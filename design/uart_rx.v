==> flow/design.v <==
module uart_rx(
	input	wire 				sclk,
	input	wire 				rst_n,
	input	wire 				rx,
	output	reg 	[7:0]		po_data,
	output	reg 				po_flag
	);
parameter 	CNT_BAUD_MAX = 5207;
parameter	CNT_HALF_BAUD_MAX = 2603;
reg 			rx1,rx2,rx2_reg;
reg 			rx_flag;
reg 	[12:0]	cnt_baud;
reg 			bit_flag;
reg 	[3:0]	bit_cnt;
always @(posedge sclk) begin
	{rx2_reg,rx2,rx1}<={rx2,rx1,rx};
end
always @(posedge sclk or negedge  rst_n) begin
	if (rst_n == 1'b0) begin
		rx_flag <= 1'b0;
	end
	else if (bit_cnt == 4'd8 && bit_flag == 1'b1) begin
		rx_flag <= 1'b0;
	end
	else if (rx2_reg == 1'b1 && rx2 == 1'b0) begin
		rx_flag <= 1'b1;
	end
end
always @(posedge sclk or negedge rst_n) begin
	if (rst_n == 1'b0) begin
		cnt_baud <= 'd0;
	end
	else if (rx_flag == 1'b0) begin
		cnt_baud <= 'd0;
	end
	else if (rx_flag == 1'b1 && cnt_baud == CNT_BAUD_MAX) begin
		cnt_baud <= 'd0;
	end
	else if (rx_flag == 1'b1) begin
		cnt_baud <= cnt_baud + 1'b1;
	end
end
always @(posedge sclk or negedge rst_n) begin
	if (rst_n == 1'b0) begin
		bit_flag <= 1'b0;
	end
	else if (rx_flag == 1'b1 && cnt_baud == CNT_HALF_BAUD_MAX) begin
		bit_flag <= 1'b1;
	end
	else begin
		bit_flag <= 1'b0;
	end
end
always @(posedge sclk or negedge rst_n) begin
	if (rst_n == 1'b0) begin
		bit_cnt <= 'd0;
	end
	else if (bit_flag == 1'b1 && bit_cnt == 'd8) begin
		bit_cnt <= 'd0;
	end
	else if (bit_flag == 1'b1) begin
		bit_cnt <= bit_cnt + 1'b1;
	end
end
always @(posedge sclk or negedge rst_n) begin
	if (rst_n == 1'b0) begin
		po_data <='d0;
	end
	else if (bit_cnt >= 4'd1 && bit_flag == 1'b1) begin
		po_data <= {rx2_reg,po_data[7:1]};
	end
end
always @(posedge sclk or negedge rst_n) begin
	if (rst_n == 1'b0) begin	
		po_flag <= 1'b0;
	end
	else if (bit_cnt == 4'd8 && bit_flag == 1'b1) begin
		po_flag <= 1'b1;
	end
	else begin
		po_flag <= 1'b0;
	end
end
endmodule 
From RTL to reports: uart_rx. What the tools print for uart_rx, step after step. Line numbers count from 1 in the design file above. A cell with -- has no value.

Design top: uart_rx. Clock port: sclk. Cell library: sky130hd. Corner: tt_025C_1v80.

After elaboration. Source: Yosys, flattened and elaborated, memories not mapped. Widths are those after wreduce. Registers that Yosys merges into a memory's read port (data or address) are not register bits. Print and check cells do not count. Equal cells are merged and count once.

The figure for muxes and demuxes is 8. Under order comparisons stands 1. Eq/ne operators: 3. Under bitwise operators stands 1. The figure for add/subtract/negate cells is 2. For reductions and logical operators the number is 7.

Operator list (count): 13-bit two-way mux (2); 13-bit by 1-bit adder with 13-bit output with constant B (1); 13-bit by 12-bit == test with 1-bit output with constant B (1); 13-bit == test with constant B (1); 4-bit two-way mux (2); 1-bit logical AND (5); 2-bit nonzero test (2); 4-bit by 1-bit adder with 4-bit output with constant B (1); 4-bit by 1-bit greater-or-equal comparator with 1-bit output with constant B (1); 4-bit == test with constant B (1); 1-bit two-way mux (4); 1-bit inverter (1).

The figure for input port bits is 3. The entry for register bits after elaboration reads 31.

Logic depth. Longest topological path by Yosys (ltp), each cell counted once; first at word level (registers and memories cut), then after technology mapping (sequential cells cut; the memories' decode and read muxes count).

Under word-level depth stands 4. ABC_AREA: 1. Under depth in mapped cells stands 9. The figure for mapped depth without buffers is 8.

After synthesis. Source: synth_stat.txt of the flow (Yosys; design flattened, memories mapped). It holds for the ABC_AREA given above (unset counts as 0); a run with the other value may have another netlist.

Cell types: sky130_fd_sc_hd__dfrtp_1 (count 28, area in all 700.672 um^2); sky130_fd_sc_hd__nand2_1 (count 33, area in all 123.869 um^2); sky130_fd_sc_hd__nor2_1 (count 30, area in all 112.608 um^2); sky130_fd_sc_hd__inv_1 (count 24, area in all 90.086 um^2); sky130_fd_sc_hd__ha_1 (count 6, area in all 75.072 um^2); sky130_fd_sc_hd__dfxtp_1 (count 3, area in all 60.058 um^2); sky130_fd_sc_hd__xor2_1 (count 6, area in all 52.55 um^2); sky130_fd_sc_hd__a21oi_1 (count 7, area in all 35.034 um^2); sky130_fd_sc_hd__nand4_1 (count 5, area in all 31.28 um^2); sky130_fd_sc_hd__nand3_1 (count 6, area in all 30.029 um^2); sky130_fd_sc_hd__nor2_2 (count 4, area in all 25.024 um^2); sky130_fd_sc_hd__o21ai_0 (count 5, area in all 25.024 um^2); sky130_fd_sc_hd__nand3_2 (count 2, area in all 20.019 um^2); sky130_fd_sc_hd__o21ai_4 (count 1, area in all 16.266 um^2); sky130_fd_sc_hd__nor3_1 (count 3, area in all 15.014 um^2); sky130_fd_sc_hd__nand2_2 (count 2, area in all 12.512 um^2); sky130_fd_sc_hd__buf_6 (count 1, area in all 11.261 um^2); sky130_fd_sc_hd__inv_2 (count 3, area in all 11.261 um^2).

Other cell types: 6; their cells: 7.

The entry for buffers reads 2. Under sequential area stands 0.0007607 mm^2. The entry for mapped cells reads 176. The figure for flip-flop cells is 31. Under chip area (Yosys) stands 0.0014977 mm^2.

Path before layout. Path of least setup slack by OpenSTA after synthesis, without wires, with an ideal clock, recovery checks aside; 20% of the period is set as input and as output delay. Where synthesis merged equal registers, the netlist keeps one of their names.

Kind: reg2reg. Start point: register bit_cnt[1]. End point: register po_data[0]. The entry for setup time reads 0.126 ns. Data required time: 2.144 ns. The entry for path buffers reads 1. The figure for data arrival time is 1.137 ns. The figure for path slack is 1.007 ns. For clock period the number is 2.27 ns. The entry for time at the first pin reads 0.000 ns. For delay of the path the number is 1.263 ns. For stages on the path the number is 8. Period reached after synthesis: 1.263 ns.

"delay of the path" = arrival - input delay + setup time. "stages on the path": output pins that drive a net of the path, with the launching flip-flop's if there is one; two outputs of one cell count as two. "period reached after synthesis" = period - worst setup slack (recovery checks aside). The figure is calculated, with input and output delays left at 20% of the set period. The rows between start and end are the longest chain of elaborated cells between them; the timing report does not say that the signal goes this way. Where chains are equally long, one stands for them. A line is the first line of the expression or statement that the cell stems from. Yosys adds cells for indexed reads and writes and turns some case tables into memories. At most two assigning lines are given for a register; there are more.

Path through: sky130_fd_sc_hd__dfrtp_1 > sky130_fd_sc_hd__inv_1 > sky130_fd_sc_hd__ha_1 > sky130_fd_sc_hd__nor2_1 > sky130_fd_sc_hd__nand2_1 > sky130_fd_sc_hd__o21ai_4 > sky130_fd_sc_hd__buf_6 > sky130_fd_sc_hd__o21ai_0. The figure for length of the longest elaborated chain is 2.

Ends and longest elaborated chain, post-synthesis: from (decl) (RTL line 14) `reg [3:0] bit_cnt;`; from (assign) (RTL line 56) `bit_cnt <= 'd0;`; from (assign) (RTL line 62) `bit_cnt <= bit_cnt + 1'b1;`; 4-bit by 1-bit greater-or-equal comparator with 1-bit output (RTL line 69) `else if (bit_cnt >= 4'd1 && bit_flag == 1'b1) begin`; 1-bit logical AND (RTL line 69); to (assign) (RTL line 67) `po_data <='d0;`; to (assign) (RTL line 70) `po_data <= {rx2_reg,po_data[7:1]};`; to (decl) (RTL line 5) `output reg [7:0] po_data,`.

Subject: flow runs of uart_rx

Hi,

uart_rx through Yosys and OpenROAD on sky130hd: 2 stored runs, unordered, with their settings. The constraints put input and output delay at 20% of the set period each and load the outputs with 0.01 pF.

Flow run 1 has these settings: period_ns 1.07; CORE_UTILIZATION 65; PLACE_DENSITY_LB_ADDON 0.15; CORE_ASPECT_RATIO 1.62; CORE_MARGIN 8; CELL_PAD_IN_SITES_GLOBAL_PLACEMENT 2; TNS_END_PERCENT 55; ABC_AREA 1; CTS_CLUSTER_SIZE 10; CTS_CLUSTER_DIAMETER 99; CAP_MARGIN 10; SLEW_MARGIN 20. Outcome: no results, placement failed with FLW-0024.

Flow run 2 has these settings: period_ns 3.28; CORE_UTILIZATION 64; SETUP_SLACK_MARGIN 0.18; PLACE_DENSITY_LB_ADDON 0.23; CELL_PAD_IN_SITES_GLOBAL_PLACEMENT 3; GPL_TIMING_DRIVEN 0; GPL_ROUTABILITY_DRIVEN 0; CTS_CLUSTER_SIZE 13; CTS_CLUSTER_DIAMETER 302; MIN_ROUTING_LAYER met2; MAX_ROUTING_LAYER met4; CAP_MARGIN 20; CORE_MARGIN 2; SLEW_MARGIN 20. Outcome: no results, placement failed with FLW-0024.

Regards
