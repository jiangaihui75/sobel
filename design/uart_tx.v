==> flow/design.v <==
module uart_tx(
	input	wire 			sclk,
	input	wire 			rst_n,
	input	wire 			pi_flag,
	input	wire 	[7:0]	pi_data,
	output	reg 			tx
	);
parameter CNT_BAUD_MAX = 5207;
reg 	[7:0]	data_reg;
reg 			tx_flag;
reg 	[12:0]	cnt_baud;
reg 			bit_flag;
reg 	[3:0]	bit_cnt;
always @(posedge sclk or negedge  rst_n) begin
	if (rst_n == 1'b0) begin
		data_reg <='d0;
	end
	else if (pi_flag == 1'b1) begin
		data_reg <= pi_data;
	end
end
always @(posedge sclk or negedge rst_n) begin
	if (rst_n == 1'b0) begin
		tx_flag <= 1'b0;
	end
	else if(bit_flag == 1'b1 && bit_cnt == 4'd8) begin
		tx_flag <= 1'b0;
	end
	else if (pi_flag == 1'b1) begin
		tx_flag <= 1'b1;
	end
end
always @(posedge sclk or negedge rst_n) begin
	if (rst_n == 1'b0) begin
		cnt_baud <= 'd0;
	end
	else if(tx_flag == 1'b0)begin
		cnt_baud <='d0;
	end
	else if (tx_flag == 1'b1 && cnt_baud == CNT_BAUD_MAX) begin
		cnt_baud <= 'd0;
	end
	else if (tx_flag == 1'b1) begin
		cnt_baud <= cnt_baud + 1'b1;
	end
end
always @(posedge sclk or negedge rst_n) begin
	if (rst_n == 1'b0) begin
		bit_flag <= 1'b0;
	end
	else if (cnt_baud == CNT_BAUD_MAX -1  && tx_flag == 1'b1) begin
		bit_flag <= 1'b1;
	end
	else begin
		bit_flag <= 1'b0;
	end
end
always @(posedge sclk or negedge rst_n) begin
	if (rst_n == 1'b0) begin
		bit_cnt <= 'd0;
	end
	else if(bit_flag == 1'b1 &&  bit_cnt == 4'd8) begin
		bit_cnt <= 'd0;
	end
	else if (bit_flag == 1'b1) begin
		bit_cnt <= bit_cnt + 1'b1;
	end
end
always @(posedge sclk or negedge rst_n) begin
	if (rst_n == 1'b0) begin
		tx <= 1'b1;
	end
	else if (pi_flag == 1'b1) begin
		tx <= 1'b0;
	end
	else if (bit_cnt<=7 && bit_flag == 1'b1) begin
		tx <= data_reg[bit_cnt];
	end
	else if (bit_flag == 1'b1 && bit_cnt == 4'd8) begin
		tx <= 1'b1;
	end
end
endmodule 
======== Step by step through the tools: uart_tx ========
Tool output for the design above, in the order of the flow.
Line numbers count from 1 in the design file above.
Library cell names are shortened.
Not given: --
inputs
  design top .............................. uart_tx
  clock input ............................. sclk
  standard-cell library ................... sky130hd
  library corner .......................... tt_025C_1v80

======== Word-level counts ========
Source: Yosys, flattened and elaborated, memories not mapped. Widths are those after wreduce. Registers that Yosys merges into a memory's read port (data or address) are not register bits. Print and check cells do not count. Equal cells are merged and count once.
word-level totals
  bits in registers ....................... 28
  output and inout port bits .............. 1
  elaborated cells ........................ 30
cells by class
  $add $sub $neg .......................... 2
  magnitude comparators ................... 1
  eq/ne operators ......................... 3
  shift-type cells ........................ 1
  mux-type cells .......................... 10
  reductions and logical operators ........ 7
operators with widths
  cell                                                            count
  13-bit == test with constant B                                  2
  13-bit 2-to-1 mux                                               2
  13-bit by 1-bit adder with 13-bit output with constant B        1
  8-bit by 4-bit variable part select with 1-bit output           1
  4-bit 2-to-1 mux                                                2
  1-bit 2-to-1 mux                                                6
  1-bit logical AND                                               4
  2-bit nonzero test                                              2
  4-bit by 1-bit adder with 4-bit output with constant B          1
  4-bit by 3-bit <= comparator with 1-bit output with constant B  1
  4-bit == test with constant B                                   1
  3-bit nonzero test                                              1

======== Logic depth ========
Longest topological path by Yosys (ltp), each cell counted once; first at word level (registers and memories cut), then after technology mapping (sequential cells cut; the memories' decode and read muxes count).
logic depth
  word-level depth ........................ 5
  ABC_AREA ................................ 1
  depth in mapped cells ................... 8
  depth with buffers taken out ............ 8

======== After synthesis ========
Yosys stat after the flow's synthesis: flattened, memories mapped to cells. It holds for the ABC_AREA given above (unset counts as 0); a run with the other value may have another netlist.
cells by type
  cell type  count  area in all (um^2)
  dfrtp_1    27     675.648
  nand2_1    39     146.39
  mux2_2     8      90.086
  nand3_1    18     90.086
  nor2_1     22     82.579
  inv_1      16     60.058
  ha_1       4      50.048
  nand4_1    6      37.536
  xor2_1     4      35.034
  o21ai_0    6      30.029
  dfstp_2    1      26.275
  nor2_2     4      25.024
  nor3_1     4      20.019
  a21oi_1    3      15.014
  inv_2      3      11.261
  nor2_4     1      11.261
  nand3_2    1      10.01
  buf_4      1      7.507
Other cell types: 5; their cells: 5.
synthesis totals
  mapped cells ............................ 173
  mapped area ............................. 1,453.9 um^2
  area of sequential cells ................ 701.9 um^2
  flip-flops .............................. 28
  buffer cells ............................ 2

======== Path before layout ========
Source: OpenSTA report_checks on the synthesized netlist (no wires, ideal clock, input and output delay 20% of the period each), path of least setup slack; recovery checks are left aside. Register names are those of the netlist, which keeps one name where synthesis merged equal registers.
timing after synthesis
  path type ............................... register to register
  from .................................... register cnt_baud[1]
  to ...................................... register cnt_baud[10]
  clock period ............................ 2.68 ns
  setup time .............................. 0.071 ns
  data arrival time ....................... 1.135 ns
  data required time ...................... 2.609 ns
  setup slack ............................. 1.474 ns
  path delay .............................. 1.206 ns
  stages .................................. 9
  synthesis period reached ................ 1.206 ns
"path delay" is the arrival time less input delay plus setup time.
"stages": output pins that drive a net of the path, with the launching flip-flop's if there is one; two outputs of one cell count as two.
"synthesis period reached" is the clock period less the worst setup slack; recovery checks do not enter. This is arithmetic on one report: input and output delays are still those of the set period (20% each).
Between the ends stands the longest chain of elaborated cells between them, by number of cells; it is not shown to be the way that was timed. Of several equally long chains one is given.
A line is the first line of the expression or statement that the cell stems from. Yosys adds cells for indexed reads and writes and turns some case tables into memories.
At most two assigning lines are given for a register; there are more.
between the ends, after synthesis
  cell sequence ........................... dfrtp_1 ha_1 nand2_1 clkinv_1 nand2_1 nor2_2 nand2_2 nand3_1 nor2_1
  length of the longest elaborated chain .. 4
ends and longest elaborated chain, after synthesis
  what               line  RTL
  start, declared    11    reg [12:0] cnt_baud;
  start, assigned    35    cnt_baud <= 'd0;
  start, assigned    44    cnt_baud <= cnt_baud + 1'b1;
  13-bit == test     40    else if (tx_flag == 1'b1 && cnt_baud == CNT_BAUD_MAX) begin
  1-bit logical AND  40
  13-bit 2-to-1 mux  40
  13-bit 2-to-1 mux  37    else if(tx_flag == 1'b0)begin
  end, assigned      38    cnt_baud <='d0;
  end, assigned      44
  end, declared      11

======== Timing after layout ========
From the final timing report of stored run 1: the path of least setup slack in the routed layout; clock arrival at registers is part of the times.
timing after layout
  path type ............................... register to output
  from .................................... register tx
  to ...................................... output port tx
  clock period ............................ 2.52 ns
  data arrival time ....................... 1.42 ns
  data required time ...................... 2.02 ns
  setup slack ............................. 0.59 ns
  stages .................................. 2
At most two assigning lines are given for a register; there are more.
between the ends, after layout
  cell sequence ........................... dfstp_2 clkdlybuf4s50_1
  length of the longest elaborated chain .. 0
ends and longest elaborated chain, after layout
  what             line  RTL
  start, declared  6     output reg tx
  start, assigned  71    tx <= 1'b1;
  start, assigned  77    tx <= data_reg[bit_cnt];
  end, declared    6

--- measured runs ---
Module uart_tx, platform sky130hd: 2 stored runs of the flow (Yosys, OpenROAD) with differing settings, in no particular order. Input and output delays are each 20% of the period that was set; the output load is 0.01 pF.
"clock period reached" = clock period - worst setup slack. The figure is calculated, with input and output delays left at 20% of the set period.
"critical setup path time": the worst setup path's part of the clock period (all of it between registers, 20% less for each end at a port) less its slack. A launch clock that arrives late makes it longer, a capture clock that arrives late makes it shorter.
"power" is the tool's figure for a default switching activity; nothing was simulated.

======== stored run 1 ========
==> flow/run.sh <==
#!/bin/bash
# the make line also repeats the synthesis and layout settings of config.mk as NAME=value (left out here)
make -C /OpenROAD-flow-scripts/flow DESIGN_CONFIG=/design/flow/config.mk WORK_HOME=/design/flow/orfs CLKGATE_MAP_FILE= finish
==> flow/config.mk <==
export PLATFORM = sky130hd
export DESIGN_NAME = uart_tx
export DESIGN_NICKNAME = uart_tx
export VERILOG_FILES = /design/flow/design.v
export SDC_FILE = /design/flow/constraint.sdc
export NUM_CORES = 4
export LEC_CHECK = 0
export ABC_AREA = 1
export CAP_MARGIN = 20
export CORE_MARGIN = 8
export CORE_UTILIZATION = 64
export MAX_ROUTING_LAYER = met5
export PLACE_DENSITY_LB_ADDON = 0.25
export SLEW_MARGIN = 10
export TNS_END_PERCENT = 15
==> flow/constraint.sdc <==
create_clock -name core_clock -period 2.52 [get_ports {sclk}]
set_input_delay 0.5040 -clock core_clock [delete_from_list [all_inputs] [get_ports {sclk}]]
set_output_delay 0.5040 -clock core_clock [all_outputs]
set_load 0.01 [all_outputs]

-------- measured, stored run 1 --------
  synthesized cell area ................... 1,453.9 um^2
  area of the die ......................... 4,052.6 um^2
  standard-cell area after routing ........ 1,646.6 um^2
  utilization after layout ................ 75.2%
  worst setup slack after layout .......... 0.594 ns
  total negative setup slack .............. 0.000 ns
  power ................................... 1.183 mW
  clock period reached .................... 1.926 ns
  critical setup path time ................ 1.42 ns
  worst setup path type ................... register to output

======== stored run 2 ========
==> flow/run.sh <==
#!/bin/bash
# the make line also repeats the synthesis and layout settings of config.mk as NAME=value (left out here)
make -C /OpenROAD-flow-scripts/flow DESIGN_CONFIG=/design/flow/config.mk WORK_HOME=/design/flow/orfs CLKGATE_MAP_FILE= finish
==> flow/config.mk <==
export PLATFORM = sky130hd
export DESIGN_NAME = uart_tx
export DESIGN_NICKNAME = uart_tx
export VERILOG_FILES = /design/flow/design.v
export SDC_FILE = /design/flow/constraint.sdc
export NUM_CORES = 4
export LEC_CHECK = 0
export CAP_MARGIN = 30
export CORE_ASPECT_RATIO = 1.11
export CORE_MARGIN = 2
export CORE_UTILIZATION = 21
export CTS_CLUSTER_SIZE = 85
export GPL_TIMING_DRIVEN = 0
export HOLD_SLACK_MARGIN = 0.01
export PLACE_DENSITY_LB_ADDON = 0.01
export SETUP_SLACK_MARGIN = 0.39
export SLEW_MARGIN = 20
export TNS_END_PERCENT = 65
==> flow/constraint.sdc <==
create_clock -name core_clock -period 1.99 [get_ports {sclk}]
set_input_delay 0.3980 -clock core_clock [delete_from_list [all_inputs] [get_ports {sclk}]]
set_output_delay 0.3980 -clock core_clock [all_outputs]
set_load 0.01 [all_outputs]

-------- measured, stored run 2 --------
  synthesized cell area ................... 1,362.6 um^2
  area of the die ......................... 7,149.6 um^2
  standard-cell area after routing ........ 1,610.3 um^2
  utilization after layout ................ 26.0%
  worst setup slack after layout .......... 0.482 ns
  total negative setup slack .............. 0.000 ns
  power ................................... 1.349 mW
  clock period reached .................... 1.508 ns
  critical setup path time ................ 1.51 ns
  worst setup path type ................... register to register
--- end ---
